==> flow/design.v <==
module top (
	input  iCE_CLK,
	output LED0,
	output LED1,
	output LED2,
	output LED3,
	output LED4,
	output LED5,
	output LED6,
	output LED7
);
	localparam MAX_VAL = 600000;
	reg [31:0] counter = 0;
	reg [7:0]  shift_reg = 1;
	always @(posedge iCE_CLK) begin
		counter <= counter + 1;
		if (counter>=MAX_VAL) begin
			shift_reg <= (shift_reg==8'h80) ? 1 : shift_reg << 1;
			counter <= 0;
		end
	end
	assign {LED0, LED1, LED2, LED3, LED4, LED5, LED6, LED7} = shift_reg;
endmodule
Tool chain data of top
Tool output for the design above, in the order of the flow.
Lines are those of the file above, counted from 1.
Operators: Yosys type, input widths -> output width; for muxes data width and select width s.
Library cell names are shortened.
{"block": "setup", "top_module": "top", "clock_port": "iCE_CLK", "lib": "sky130hd", "corner": "tt_025C_1v80"}

Word level
Counts by Yosys on the flattened word-level netlist (proc, flatten, opt, wreduce; memories kept). Register bits leave out memories and registers merged into their read ports (data or address); mux counts leave out enables and synchronous resets folded into registers. Print and check cells are left out. Cells with the same type and inputs are merged into one.
{"block": "classes", "n_addsub": 1, "compare": 1, "equal": 1}
{"block": "op_table", "cell": "$add 32x1->32 const B", "n": 1}
{"block": "op_table", "cell": "$ge 32x20->1 const B", "n": 1}
{"block": "op_table", "cell": "$eq 8x8->1 const B", "n": 1}
{"block": "word_totals", "register_bits": 40, "inputBits": 1, "output_inout_bits": 8, "wordCells": 5}

Depth
Depth = most cells in a row (Yosys ltp): at word level without a register or memory, in the mapped netlist without a sequential cell, where the memories' decode and read muxes count.
{"block": "depth", "ltp_word": 1, "abc_area": 0, "mapped_depth": 5, "depth_no_buf": 5}

Synthesis result
Source: synth_stat.txt of the flow (Yosys; design flattened, memories mapped). It holds for the ABC_AREA given above (unset counts as 0); a run with the other value may have another netlist.
The area totals of this step are shown rounded.
{"block": "mapped", "cells": 142, "area_um2": 1471, "seq_area_um2": 880.8, "flip_flops": 40, "buf_cells": 9}
{"block": "by_type", "type": "dfxtp_1", "n": 32, "area_total_um2": 640.614}
{"block": "by_type", "type": "edfxtp_1", "n": 8, "area_total_um2": 240.23}
{"block": "by_type", "type": "xnor2_1", "n": 11, "area_total_um2": 96.342}
{"block": "by_type", "type": "nor2_1", "n": 23, "area_total_um2": 86.333}
{"block": "by_type", "type": "nor4_1", "n": 8, "area_total_um2": 50.048}
{"block": "by_type", "type": "xor2_1", "n": 4, "area_total_um2": 35.034}
{"block": "by_type", "type": "clkbuf_1", "n": 9, "area_total_um2": 33.782}
{"block": "by_type", "type": "nand4_1", "n": 5, "area_total_um2": 31.28}
{"block": "by_type", "type": "nand2_1", "n": 8, "area_total_um2": 30.029}
{"block": "by_type", "type": "ha_1", "n": 2, "area_total_um2": 25.024}
{"block": "by_type", "type": "o21ai_0", "n": 5, "area_total_um2": 25.024}
{"block": "by_type", "type": "inv_1", "n": 6, "area_total_um2": 22.522}
{"block": "by_type", "type": "nand4_4", "n": 1, "area_total_um2": 21.27}
{"block": "by_type", "type": "or3_1", "n": 3, "area_total_um2": 18.768}
{"block": "by_type", "type": "a21oi_1", "n": 3, "area_total_um2": 15.014}
{"block": "by_type", "type": "nor3_1", "n": 3, "area_total_um2": 15.014}
{"block": "by_type", "type": "or4_4", "n": 1, "area_total_um2": 11.261}
{"block": "by_type", "type": "a41o_1", "n": 1, "area_total_um2": 10.01}
Other cell types: 8; their cells: 9.

Worst setup path after synthesis
Path of least setup slack by OpenSTA after synthesis, without wires, with an ideal clock, recovery checks aside; 20% of the period is set as input and as output delay. Where synthesis merged equal registers, the netlist keeps one of their names.
{"block": "synth_path", "kind": "reg-to-reg", "start": "reg counter[7]", "end": "reg shift_reg[0]", "tclk_ps": 2550, "setup_time_ps": 376, "launch_ps": 0, "t_arrival_ps": 1391, "t_required_ps": 2174, "setup_slack_ps": 784, "delay_ps": 1767, "path_stages": 5, "path_buffers": 1, "synth_period_reached_ps": 1766}
"delay_ps" = arrival - input delay + setup time.
"path_stages": output pins that drive a net of the path, with the launching flip-flop's if there is one; two outputs of one cell count as two.
"synth_period_reached_ps" = period - worst setup slack (recovery checks aside). The figure is calculated, with input and output delays left at 20% of the set period.
The rows between start and end are the longest chain of elaborated cells between them; the timing report does not say that the signal goes this way. Where chains are equally long, one stands for them.
Each line given opens the expression or statement behind the cell; cells for indexed reads and writes are added by Yosys, which also makes memories of some case tables.
{"block": "synth_between", "path_cell_list": "dfxtp_1 -> nand4_1 -> o211ai_1 -> a41o_1 -> clkbuf_1", "elab_chain_cells": 1, "cells_between": 1, "lines_between": 1, "classes_between": "compare: 1"}
{"block": "synth_rtl", "element": "start: declaration", "line": 13, "rtl": "reg [31:0] counter = 0;"}
{"block": "synth_rtl", "element": "start: assignment", "line": 16, "rtl": "counter <= counter + 1;"}
{"block": "synth_rtl", "element": "start: assignment", "line": 19, "rtl": "counter <= 0;"}
{"block": "synth_rtl", "element": "$ge 32x20->1", "line": 17, "rtl": "if (counter>=MAX_VAL) begin"}
{"block": "synth_rtl", "element": "end: assignment", "line": 18, "rtl": "shift_reg <= (shift_reg==8'h80) ? 1 : shift_reg << 1;"}
{"block": "synth_rtl", "element": "end: declaration", "line": 14, "rtl": "reg [7:0] shift_reg = 1;"}

Path in the finished layout
From the final timing report of record 1: the path of least setup slack in the routed layout; clock arrival at registers is part of the times.
The report prints the path's times to 10 ps; the period is as set.
{"block": "layout_path", "kind": "reg-to-reg", "start": "reg counter[12]", "end": "reg counter[19]", "tclk_ps": 1630, "setup_time_ps": 60, "launch_ps": 290, "t_arrival_ps": 1900, "t_required_ps": 1860, "setup_slack_ps": -40, "path_stages": 5, "path_buffers": 0}
The rows between start and end are the longest chain of elaborated cells between them; the timing report does not say that the signal goes this way. Where chains are equally long, one stands for them.
{"block": "layout_between", "path_cell_list": "dfxtp_1 -> nand4_1 -> or4_4 -> or3_1 -> a21oi_1", "elab_chain_cells": 1, "cells_between": 2, "lines_between": 2, "classes_between": "add/sub: 1; compare: 1"}
{"block": "layout_rtl", "element": "start: declaration", "line": 13, "rtl": "reg [31:0] counter = 0;"}
{"block": "layout_rtl", "element": "start: assignment", "line": 16, "rtl": "counter <= counter + 1;"}
{"block": "layout_rtl", "element": "start: assignment", "line": 19, "rtl": "counter <= 0;"}
{"block": "layout_rtl", "element": "$add 32x1->32", "line": 16}
{"block": "layout_rtl", "element": "end: assignment", "line": 16}
{"block": "layout_rtl", "element": "end: assignment", "line": 19}
{"block": "layout_rtl", "element": "end: declaration", "line": 13}

--- measured runs ---
Module top, platform sky130hd: 2 stored runs of the flow (Yosys, OpenROAD) with differing settings, in no particular order. Input and output delays are each 20% of the period that was set; the output load is 0.01 pF.
"period_less_ws_ps": clock period set for the run, less the worst setup slack. It is reckoned from that one timing run; input and output delays stay at 20% of the period that was set.
"total_power_uw" rests on the timing tool's default activity at the inputs, not on a simulated workload.
The measured numbers are rounded.

Record 1
==> flow/run.sh <==
#!/bin/bash
# the make line also repeats the synthesis and layout settings of config.mk as NAME=value (left out here)
make -C /OpenROAD-flow-scripts/flow DESIGN_CONFIG=/design/flow/config.mk WORK_HOME=/design/flow/orfs CLKGATE_MAP_FILE= finish
==> flow/config.mk <==
export PLATFORM = sky130hd
export DESIGN_NAME = top
export DESIGN_NICKNAME = top
export VERILOG_FILES = /design/flow/design.v
export SDC_FILE = /design/flow/constraint.sdc
export NUM_CORES = 4
export LEC_CHECK = 0
export CAP_MARGIN = 20
export CELL_PAD_IN_SITES_DETAIL_PLACEMENT = 1
export CELL_PAD_IN_SITES_GLOBAL_PLACEMENT = 3
export CORE_MARGIN = 2
export CORE_UTILIZATION = 21
export CTS_CLUSTER_DIAMETER = 174
export CTS_CLUSTER_SIZE = 17
export GPL_ROUTABILITY_DRIVEN = 1
export MAX_ROUTING_LAYER = met4
export PLACE_DENSITY_LB_ADDON = 0.1
export SETUP_SLACK_MARGIN = -0.16
export SLEW_MARGIN = 20
export TNS_END_PERCENT = 20
==> flow/constraint.sdc <==
create_clock -name core_clock -period 1.63 [get_ports {iCE_CLK}]
set_input_delay 0.3260 -clock core_clock [delete_from_list [all_inputs] [get_ports {iCE_CLK}]]
set_output_delay 0.3260 -clock core_clock [all_outputs]
set_load 0.01 [all_outputs]

==> results of record 1, as JSON <==
{
  "worstSetupSlack_ps": -40,
  "synth_area_um2": 1471,
  "total_power_uw": 1859,
  "final_hold_ws_ps": 485,
  "die_um2": 7692,
  "layout_stdcell_area_um2": 1994,
  "period_less_ws_ps": 1670,
  "utilization_pct": 29.4
}

Record 2
==> flow/run.sh <==
#!/bin/bash
# the make line also repeats the synthesis and layout settings of config.mk as NAME=value (left out here)
make -C /OpenROAD-flow-scripts/flow DESIGN_CONFIG=/design/flow/config.mk WORK_HOME=/design/flow/orfs CLKGATE_MAP_FILE= finish
==> flow/config.mk <==
export PLATFORM = sky130hd
export DESIGN_NAME = top
export DESIGN_NICKNAME = top
export VERILOG_FILES = /design/flow/design.v
export SDC_FILE = /design/flow/constraint.sdc
export NUM_CORES = 4
export LEC_CHECK = 0
export CAP_MARGIN = 20
export CORE_MARGIN = 2
export CORE_UTILIZATION = 48
export MAX_ROUTING_LAYER = met4
export PLACE_DENSITY_LB_ADDON = 0.2
export SETUP_SLACK_MARGIN = -0.21
export SLEW_MARGIN = 20
==> flow/constraint.sdc <==
create_clock -name core_clock -period 3.68 [get_ports {iCE_CLK}]
set_input_delay 0.7360 -clock core_clock [delete_from_list [all_inputs] [get_ports {iCE_CLK}]]
set_output_delay 0.7360 -clock core_clock [all_outputs]
set_load 0.01 [all_outputs]

==> results of record 2, as JSON <==
{
  "worstSetupSlack_ps": 1608,
  "synth_area_um2": 1471,
  "total_power_uw": 662.3,
  "final_hold_ws_ps": 488,
  "die_um2": 3524,
  "layout_stdcell_area_um2": 1650,
  "period_less_ws_ps": 2072,
  "utilization_pct": 55.4
}
--- end ---
